==> flow/design.v <==
`default_nettype none
module baudgen(
  input wire clk,
  output wire ser_clk);
  localparam lim = (12000000 / 115200) - 1; 
  localparam w = $clog2(lim);
  wire [w-1:0] limit = lim;
  reg [w-1:0] counter;
  assign ser_clk = (counter == limit);
  always @(posedge clk)
    counter <= ser_clk ? 0 : (counter + 1);
endmodule
module baudgen2(
  input wire clk,
  input wire restart,
  output wire ser_clk);
  localparam lim = (12000000 / (2 * 115200)) - 1; 
  localparam w = $clog2(lim);
  wire [w-1:0] limit = lim;
  reg [w-1:0] counter;
  assign ser_clk = (counter == limit);
  always @(posedge clk)
    if (restart)
      counter <= 0;
    else
      counter <= ser_clk ? 0 : (counter + 1);
endmodule
module uart(
   input wire clk,
   input wire resetq,
   output wire uart_busy,        
   output reg uart_tx,           
   input wire uart_wr_i,         
   input wire [7:0] uart_dat_i
);
  reg [3:0] bitcount;            
  reg [8:0] shifter;
  assign uart_busy = |bitcount;
  wire sending = |bitcount;
  wire ser_clk;
  baudgen _baudgen(
    .clk(clk),
    .ser_clk(ser_clk));
  always @(negedge resetq or posedge clk)
  begin
    if (!resetq) begin
      uart_tx <= 1;
      bitcount <= 0;
      shifter <= 0;
    end else begin
      if (uart_wr_i) begin
        { shifter, uart_tx } <= { uart_dat_i[7:0], 1'b0, 1'b1 };
        bitcount <= 1 + 8 + 1;     
      end else if (ser_clk & sending) begin
        { shifter, uart_tx } <= { 1'b1, shifter };
        bitcount <= bitcount - 4'd1;
      end
    end
  end
endmodule
module rxuart(
   input wire clk,
   input wire resetq,
   input wire uart_rx,       
   input wire rd,            
   output wire valid,        
   output wire [7:0] data);  
  reg [4:0] bitcount;
  reg [7:0] shifter;
  wire idle = &bitcount;
  assign valid = (bitcount == 18);
  wire sample;
  reg [2:0] hh = 3'b111;
  wire [2:0] hhN = {hh[1:0], uart_rx};
  wire startbit = idle & (hhN[2:1] == 2'b10);
  wire [7:0] shifterN = sample ? {hh[1], shifter[7:1]} : shifter;
  wire ser_clk;
  baudgen2 _baudgen(
    .clk(clk),
    .restart(startbit),
    .ser_clk(ser_clk));
  reg [4:0] bitcountN;
  always @*
    if (startbit)
      bitcountN = 0;
    else if (!idle & !valid & ser_clk)
      bitcountN = bitcount + 5'd1;
    else if (valid & rd)
      bitcountN = 5'b11111;
    else
      bitcountN = bitcount;
  assign sample = (|bitcount[4:1]) & bitcount[0] & ser_clk;
  assign data = shifter;
  always @(negedge resetq or posedge clk)
  begin
    if (!resetq) begin
      hh <= 3'b111;
      bitcount <= 5'b11111;
      shifter <= 0;
    end else begin
      hh <= hhN;
      bitcount <= bitcountN;
      shifter <= shifterN;
    end
  end
endmodule
module buart(
   input wire clk,
   input wire resetq,
   input wire rx,            
   output wire tx,           
   input wire rd,            
   input wire wr,            
   output wire valid,        
   output wire busy,         
   input wire [7:0] tx_data,
   output wire [7:0] rx_data  
);
  rxuart _rx (
     .clk(clk),
     .resetq(resetq),
     .uart_rx(rx),
     .rd(rd),
     .valid(valid),
     .data(rx_data));
  uart _tx (
     .clk(clk),
     .resetq(resetq),
     .uart_busy(busy),
     .uart_tx(tx),
     .uart_wr_i(wr),
     .uart_dat_i(tx_data));
endmodule
# Step by step through the tools: buart
# What the tools print for buart, step after step.
# Line numbers count from 1 in the design file above.
# Library cell names are shortened.
setup:
  top_module: "buart"
  clock_port: "clk"
  lib: "sky130hd"
  lib_corner: "tt_025C_1v80"

# Elaborated design
# Source: Yosys, flattened and elaborated, memories not mapped. Widths are those after wreduce. Registers that Yosys merges into a memory's read port (data or address) are not register bits. Print and check cells do not count. Equal cells are merged and count once.
classes:
  bitwise: 7
  n_reduce_logical: 8
  add_sub_neg: 4
  mux: 9
  eq_ne: 4
ops:
  columns: ["operator", "count"]
  rows:
  - ["9-bit two-way mux", 2]
  - ["5-bit two-way mux", 3]
  - ["4-bit OR reduction", 2]
  - ["4-bit two-way mux", 2]
  - ["1-bit AND", 7]
  - ["7-bit by 1-bit adder with 7-bit output (second input constant)", 1]
  - ["7-bit equality test (second input constant)", 1]
  - ["6-bit by 1-bit adder with 6-bit output (second input constant)", 1]
  - ["6-bit equality test (second input constant)", 1]
  - ["5-bit by 1-bit adder with 5-bit output (second input constant)", 1]
  - ["5-bit equality test (second input constant)", 1]
  - ["5-bit AND reduction", 1]
  - ["4-bit by 1-bit subtractor with 4-bit output (second input constant)", 1]
  - ["3-bit nonzero test", 1]
  - ["1-bit logical NOT", 2]
  - ["2-bit equality test (second input constant)", 1]
  - ["2-bit nonzero test", 1]
  - ["2-bit OR reduction", 1]
  - ["1-bit two-way mux", 2]
bits:
  regBits: 42
  elab_cells: 40
  input_bits: 13

# Logic depth
# Depth = most cells in a row (Yosys ltp): at word level without a register or memory, in the mapped netlist without a sequential cell, where the memories' decode and read muxes count.
depth:
  ltp_word: 6
  abc_area: 0
  mapped_depth: 8

# After synthesis
# Yosys stat after the flow's synthesis: flattened, memories mapped to cells. It holds for the ABC_AREA given above (unset counts as 0); a run with the other value may have another netlist.
# Totals and module areas in this step are rounded.
by_type:
  columns: ["type", "count"]
  rows:
  - ["dfrtp_1", 21]
  - ["dfxtp_1", 13]
  - ["dfstp_2", 8]
  - ["mux2_4", 8]
  - ["mux2i_1", 9]
  - ["ha_1", 6]
  - ["nor2_1", 14]
  - ["nand2_1", 13]
  - ["xnor2_1", 5]
  - ["nand3_1", 8]
  - ["a211oi_1", 5]
  - ["xor2_1", 4]
  - ["nand4bb_4", 1]
  - ["nor2b_1", 4]
  - ["o21ai_0", 5]
  - ["nor4_4", 1]
  - ["o21ai_1", 4]
  - ["inv_1", 5]
# Not listed: further types 27, cells in them 34.
synth_totals:
  seqArea_mm2: 0.000996
  cell_count: 168
  n_buf: 7
  flip_flops: 42
  mapped_area_mm2: 0.00193
# By module: a second synthesis without flattening, with its own total; a netlist apart from the flattened one above.
hier_totals:
  hier_cells: 181
  area_unflattened_mm2: 0.00194
# Rows give one instance, submodules left out.
by_module:
  columns: ["mod", "seq_area_mm2", "mod_area_mm2", "n_inst", "cells"]
  rows:
  - ["rxuart", 0.000384, 0.000712, 1, 53]
  - ["uart", 0.000352, 0.000701, 1, 75]
  - ["baudgen", 0.00014, 0.00029, 1, 28]
  - ["baudgen2", 0.00012, 0.00024, 1, 25]
  - ["buart", 0, 0, 1, 0]

# Worst setup path after synthesis
# Path of least setup slack by OpenSTA after synthesis, without wires, with an ideal clock, recovery checks aside; 20% of the period is set as input and as output delay. Where synthesis merged equal registers, the netlist keeps one of their names.
synth_path:
  path_kind: "register to register"
  from: "reg _rx.bitcount[0]"
  to: "reg _rx.bitcount[2]"
  delay_ps: 2122
  setup_time_ps: 94
  path_slack_ps: 757
  required_ps: 2786
  arrival_time_ps: 2028
  tclk_ps: 2880
  driving_pins: 8
  synth_period_reached_ps: 2123
# "delay_ps" = arrival - input delay + setup time.
# "driving_pins": output pins that drive a net of the path, with the launching flip-flop's if there is one; two outputs of one cell count as two.
# "synth_period_reached_ps" = period - worst setup slack (recovery checks aside). The figure is calculated, with input and output delays left at 20% of the set period.
# The rows between start and end are the longest chain of elaborated cells between them; the timing report does not say that the signal goes this way. Where chains are equally long, one stands for them.
# Each line given opens the expression or statement behind the cell; cells for indexed reads and writes are added by Yosys, which also makes memories of some case tables.
synth_via:
  path_cell_list: "dfstp_2 -> inv_1 -> ha_1 -> nor4bb_1 -> buf_2 -> nor4_4 -> mux2_1 -> a311oi_1"
  elab_chain_len: 6
  cone_cells: 13
  cone_classes: "add/sub: 1; eq/ne: 1; mux: 3; logic: 4; reduce/logical: 4"
synth_lines:
  columns: ["element", "line_no", "rtl"]
  rows:
  - ["from (decl)", 68, "reg [4:0] bitcount;"]
  - ["from (assign)", 98, "bitcount <= 5'b11111;"]
  - ["from (assign)", 102, "bitcount <= bitcountN;"]
  - ["5-bit equality test", 71, "assign valid = (bitcount == 18);"]
  - ["1-bit logical NOT", 86, "else if (!idle & !valid & ser_clk)"]
  - ["1-bit AND x2", 86, null]
  - ["5-bit two-way mux", 86, null]
  - ["5-bit two-way mux", 84, "if (startbit)"]
  - ["to (assign)", 98, null]
  - ["to (assign)", 102, null]
  - ["to (decl)", 68, null]
# Some nets on the timed path still bear RTL names; the line given drives or declares the net.
synth_nets:
  columns: ["net", "line_no"]
  rows:
  - ["valid", 71]

# Timing after layout
# Path of least setup slack in the final report of run 1 (OpenROAD, finished layout, wires in). Where an end is a register, its clock arrival counts in the times.
# The path's times are printed in steps of 10 ps; the period is the one set.
layout_path:
  path_kind: "register to register"
  from: "reg _rx.bitcount[0]"
  to: "reg _rx.bitcount[1]"
  driving_pins: 9
  path_slack_ps: -180
  setup_time_ps: 100
  tclk_ps: 1720
  arrival_time_ps: 2100
  required_ps: 1920
# The rows between start and end are the longest chain of elaborated cells between them; the timing report does not say that the signal goes this way. Where chains are equally long, one stands for them.
layout_via:
  path_cell_list: "dfstp_2 -> inv_2 -> ha_4 -> nor4bb_4 -> buf_4 -> nor4_4 -> buf_4 -> a211oi_1 -> a211oi_1"
  elab_chain_len: 6
  cone_cells: 13
  cone_classes: "add/sub: 1; eq/ne: 1; mux: 3; logic: 4; reduce/logical: 4"
layout_lines:
  columns: ["element", "line_no", "rtl"]
  rows:
  - ["from (decl)", 68, "reg [4:0] bitcount;"]
  - ["from (assign)", 98, "bitcount <= 5'b11111;"]
  - ["from (assign)", 102, "bitcount <= bitcountN;"]
  - ["5-bit AND reduction", 70, "wire idle = &bitcount;"]
  - ["1-bit logical NOT", 86, "else if (!idle & !valid & ser_clk)"]
  - ["1-bit AND x2", 86, null]
  - ["5-bit two-way mux", 86, null]
  - ["5-bit two-way mux", 84, "if (startbit)"]
  - ["to (assign)", 98, null]
  - ["to (assign)", 102, null]
  - ["to (decl)", 68, null]

# Record of 2 stored runs of the RTL-to-layout flow on buart, platform sky130hd. The runs are unordered. Constraints: input delay and output delay 20% of the set period each, output load 0.01 pF.
# "achieved_period_ps" means the clock period less the worst setup slack. The figure is calculated, with input and output delays left at 20% of the set period.
# "worstPathTime_ps": the worst setup path's part of the clock period (all of it between registers, 20% less for each end at a port) less its slack. A launch clock that arrives late makes it longer, a capture clock that arrives late makes it shorter.
# By "fin_power_w" is meant OpenSTA's value without simulated activity: inputs other than the clock are taken to toggle once in ten clock periods, and the tool carries that through the logic.
# "worstPathTime_ps" is known to 10 ps.
# Results are given in rounded form.
runs:
  - name: "run 1"
    settings:
      period_ns: 1.72
      CORE_UTILIZATION: 52
      PLACE_DENSITY: 0.63
      HOLD_SLACK_MARGIN: 0.11
      CORE_ASPECT_RATIO: 1.56
      GPL_TIMING_DRIVEN: 1
      GPL_ROUTABILITY_DRIVEN: 1
      CTS_CLUSTER_SIZE: 88
      CTS_CLUSTER_DIAMETER: 189
      CAP_MARGIN: 40
      MIN_ROUTING_LAYER: "met2"
      MAX_ROUTING_LAYER: "met5"
      CORE_MARGIN: 2
      SLEW_MARGIN: 20
    results:
      yosys.chip_area_mm2: 0.00193
      total_die_area_mm2: 0.00422
      cell_area_final_mm2: 0.00278
      final_util_pct: 78.3
      ws_setup_ps: -182
      tns_setup_ps: -797
      worst_hold_slack_ps: 381
      fin_power_w: 0.00174
      achieved_period_ps: 1902
      worstPathTime_ps: 1900
      worst_setup_path_type: "register to register"
  - name: "run 2"
    settings:
      period_ns: 2.55
      CORE_UTILIZATION: 15
      SETUP_SLACK_MARGIN: -0.1
      CORE_ASPECT_RATIO: 0.78
      CELL_PAD_IN_SITES_GLOBAL_PLACEMENT: 3
      TNS_END_PERCENT: 60
      GPL_ROUTABILITY_DRIVEN: 0
      SLEW_MARGIN: 10
      CAP_MARGIN: 20
      CORE_MARGIN: 2
    results:
      yosys.chip_area_mm2: 0.00193
      total_die_area_mm2: 0.0138
      cell_area_final_mm2: 0.00252
      final_util_pct: 20.1
      ws_setup_ps: 92
      tns_setup_ps: 0
      worst_hold_slack_ps: 378
      fin_power_w: 0.00138
      achieved_period_ps: 2458
      worstPathTime_ps: 1950
      worst_setup_path_type: "register to output"
